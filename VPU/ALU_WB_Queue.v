==> flow/design.v <==
module VALU_WBQ(clk, rstn, Write, Read, ALU_ans, DataOut);
	input clk, rstn, Read, Write;
	input [31:0] ALU_ans;   
	output reg [31:0] DataOut;   
	integer i;
	integer EnQ_index = 0;   
	reg [31:0] Queue[0:3];   
	always@(posedge clk or negedge rstn)
	begin
		if(!rstn)
			for(i = 0; i<4; i=i+1)
				Queue[i] = -1;   
		else
		begin
			if(Write)
			begin
				Queue[EnQ_index] <= ALU_ans;
				EnQ_index = EnQ_index + 1;
			end
			else if(Read)
			begin
				DataOut = Queue[0];   
				for(i = 0; i<3; i=i+1)	
					Queue[i] <= Queue[i+1];
				Queue[3] = -1;		
				EnQ_index = EnQ_index - 1;
			end
		end
	end
endmodule
=== From RTL to reports: VALU_WBQ ===
What the tools print for VALU_WBQ, step after step.
Lines are those of the file above, counted from 1.
The mark n/a stands for no value.

* Top: VALU_WBQ
* Clock port: clk
* Library: sky130hd
* Library corner: tt_025C_1v80

=== After elaboration ===
Counts by Yosys on the flattened word-level netlist (proc, flatten, opt, wreduce). Print and check cells are left out. Cells with the same type and inputs are merged into one.

* Register bits: 192
* Input port bits: 36

* Reduce/logical cells: 8
* Bitwise operators: 1
* $add $sub $neg: 2
* Eq/ne operators: 7
* Multiplexer cells: 14

{| class="wikitable"
|+ Operators with widths
! operator !! number
|-
| two-way mux 32 bit || 14
|-
| adder 32 x 2 -> 32 bit with constant B || 1
|-
| subtractor 32 x 2 -> 32 bit with constant B || 1
|-
| AND reduction 2 bit || 5
|-
| != test 2 x 1 -> 1 bit with constant B || 4
|-
| == test 2 bit with constant B || 2
|-
| AND reduction 3 bit || 1
|-
| == test 2 x 1 -> 1 bit with constant B || 1
|-
| zero test 2 bit || 1
|-
| nonzero test 2 bit || 1
|-
| NOT 1 bit || 1
|}

=== Longest topological paths ===
Depth = most cells in a row (Yosys ltp): at word level without a register or memory, in the mapped netlist without a sequential cell, where the memories' decode and read muxes count.

* Depth in word-level cells: 3
* ABC_AREA: 0
* Gate-level depth with buffers: 6
* Depth with buffers taken out: 3

=== After synthesis ===
The flow's flattened synthesis, as Yosys stat reports it; memories are mapped. The netlist is that of the ABC_AREA named above (0 if unset); the other value can give another one.
Totals and module areas in this step are rounded.

{| class="wikitable"
|+ Cells by type
! cell type !! number !! total area (um2)
|-
| sky130_fd_sc_hd__dfstp_2 || 128 || 3.36E+03
|-
| sky130_fd_sc_hd__edfxtp_1 || 34 || 1.02E+03
|-
| sky130_fd_sc_hd__nand3_1 || 191 || 955.917
|-
| sky130_fd_sc_hd__a32oi_1 || 96 || 840.806
|-
| sky130_fd_sc_hd__nand2_1 || 158 || 593.069
|-
| sky130_fd_sc_hd__buf_2 || 49 || 245.235
|-
| sky130_fd_sc_hd__a21oi_1 || 33 || 165.158
|-
| sky130_fd_sc_hd__buf_6 || 6 || 67.565
|-
| sky130_fd_sc_hd__clkbuf_8 || 3 || 41.29
|-
| sky130_fd_sc_hd__clkbuf_1 || 9 || 33.782
|-
| sky130_fd_sc_hd__buf_4 || 4 || 30.029
|-
| sky130_fd_sc_hd__and2b_4 || 2 || 20.019
|-
| sky130_fd_sc_hd__nand2b_1 || 2 || 12.512
|-
| sky130_fd_sc_hd__buf_1 || 3 || 11.261
|-
| sky130_fd_sc_hd__inv_1 || 3 || 11.261
|-
| sky130_fd_sc_hd__nor2_4 || 1 || 11.261
|-
| sky130_fd_sc_hd__nor2b_2 || 1 || 8.758
|-
| sky130_fd_sc_hd__xnor2_1 || 1 || 8.758
|}

Not listed: further types 7, cells in them 7.

* Cell count: 731
* Sequential part of the area: 4380 um2
* Flip-flop cells: 162
* Buffer cells: 74
* Cell area after synthesis: 7480 um2

=== Worst setup path after synthesis ===
Path of least setup slack by OpenSTA after synthesis, without wires, with an ideal clock, recovery checks aside; 20% of the period is set as input and as output delay. Where synthesis merged equal registers, the netlist keeps one of their names.

* Path type: input port to flip-flop
* Start: input Write
* End: register DataOut[0]
* Stages: 5
* Slack: 0.279 ns
* Launch time at the first pin: 0.522 ns
* Setup time: 0.392 ns
* Delay of the path: 1.809 ns
* Buffers on the path: 3
* Clock period: 2.61 ns
* Data arrival time: 1.939 ns
* Synthesis period reached: 2.331 ns

"delay of the path" is the arrival time less input delay plus setup time.
"stages" counts driving pins, that of a launching flip-flop among them; a cell with two outputs on the path counts twice.
"synthesis period reached" is the clock period less the worst setup slack; recovery checks do not enter. This is arithmetic on one report: input and output delays are still those of the set period (20% each).
Between the ends stands the longest chain of elaborated cells between them, by number of cells; it is not shown to be the way that was timed. Of several equally long chains one is given.
A line is the first line of the expression or statement that the cell stems from. Yosys adds cells for indexed reads and writes and turns some case tables into memories.

* Path through: sky130_fd_sc_hd__buf_4 -> sky130_fd_sc_hd__nor2b_2 -> sky130_fd_sc_hd__buf_4 -> sky130_fd_sc_hd__buf_2 -> sky130_fd_sc_hd__and2_1
* Length of the longest elaborated chain: 2

{| class="wikitable"
|+ Ends and longest elaborated chain, after synthesis
! what !! RTL line !! text
|-
| start: declaration || 2 || <nowiki>input clk, rstn, Read, Write;</nowiki>
|-
| NOT 1 bit || n/a ||
|-
| AND reduction 3 bit || n/a ||
|-
| end: assignment || 22 || <nowiki>DataOut = Queue[0];</nowiki>
|-
| end: declaration || 4 || <nowiki>output reg [31:0] DataOut;</nowiki>
|}

=== Path in the finished layout ===
From the final timing report of run 1: the path of least setup slack in the routed layout; clock arrival at registers is part of the times.

* Path type: input port to flip-flop
* Start: input Read
* End: register DataOut[20]
* Launch time at the first pin: 0.56 ns
* Slack: 0.49 ns
* Data arrival time: 2.44 ns
* Buffers on the path: 4
* Stages: 6
* Setup time: 0.29 ns
* Clock period: 2.79 ns

Between the ends stands the longest chain of elaborated cells between them, by number of cells; it is not shown to be the way that was timed. Of several equally long chains one is given.

* Path through: sky130_fd_sc_hd__clkdlybuf4s50_1 -> sky130_fd_sc_hd__nor2b_2 -> sky130_fd_sc_hd__buf_4 -> sky130_fd_sc_hd__buf_2 -> sky130_fd_sc_hd__and2_2 -> sky130_fd_sc_hd__buf_16
* Length of the longest elaborated chain: 1

{| class="wikitable"
|+ Ends and longest elaborated chain, after layout
! what !! RTL line !! text
|-
| start: declaration || 2 || <nowiki>input clk, rstn, Read, Write;</nowiki>
|-
| AND reduction 3 bit || n/a ||
|-
| end: assignment || 22 || <nowiki>DataOut = Queue[0];</nowiki>
|-
| end: declaration || 4 || <nowiki>output reg [31:0] DataOut;</nowiki>
|}

Subject: VALU_WBQ on sky130hd, stored results

Hello all,

Below are 2 stored runs of the flow (Yosys, OpenROAD; platform sky130hd) on VALU_WBQ, each with its settings and what was measured, unordered. Constraints: input delay and output delay 20% of the set period each, output load 0.01 pF.
"clock period achieved" is the run's clock period less its worst setup slack. It is reckoned from that one timing run; input and output delays stay at 20% of the period that was set.
"time of the worst setup path" = time allowed to the worst setup path (clock period - input delay - output delay, where it has them) - its slack; a late launch clock adds to it, a late capture clock takes from it.
"power" rests on the timing tool's default activity at the inputs, not on a simulated workload.
The measured numbers are rounded.

=== Run 1 ===
{| class="wikitable"
! Setting !! Value
|-
| period_ns || 2.79
|-
| CORE_UTILIZATION || 19
|-
| CORE_ASPECT_RATIO || 1.06
|-
| CORE_MARGIN || 9
|-
| GPL_TIMING_DRIVEN || 0
|-
| CTS_CLUSTER_DIAMETER || 167
|-
| CAP_MARGIN || 15
|-
| MIN_ROUTING_LAYER || met1
|-
| MAX_ROUTING_LAYER || met4
|-
| SLEW_MARGIN || 20
|-
! Result !! Value
|-
| Setup slack of the critical path || 0.489 ns
|-
| Total negative setup slack || 0.000 ns
|-
| Clock period achieved || 2.301 ns
|-
| Cell area after synthesis || 7480 um2
|-
| Power || 6600 µW
|-
| Total die area || 46900 um2
|-
| Utilization || 24.4 %
|-
| Standard-cell area after layout || 9420 um2
|-
| Time of the worst setup path || 1.74 ns
|-
| Type of the worst setup path || input port to flip-flop
|}

=== Run 2 ===
{| class="wikitable"
! Setting !! Value
|-
| period_ns || 2.86
|-
| CORE_UTILIZATION || 40
|-
| PLACE_DENSITY_LB_ADDON || 0.21
|-
| ABC_AREA || 0
|-
| GPL_TIMING_DRIVEN || 0
|-
| CAP_MARGIN || 35
|-
| SLEW_MARGIN || 15
|-
| CORE_MARGIN || 2
|-
! Result !! Value
|-
| Setup slack of the critical path || 0.724 ns
|-
| Total negative setup slack || 0.000 ns
|-
| Clock period achieved || 2.136 ns
|-
| Cell area after synthesis || 7480 um2
|-
| Power || 6360 µW
|-
| Total die area || 19800 um2
|-
| Utilization || 49.0 %
|-
| Standard-cell area after layout || 9070 um2
|-
| Time of the worst setup path || 1.56 ns
|-
| Type of the worst setup path || input port to flip-flop
|}

Thanks
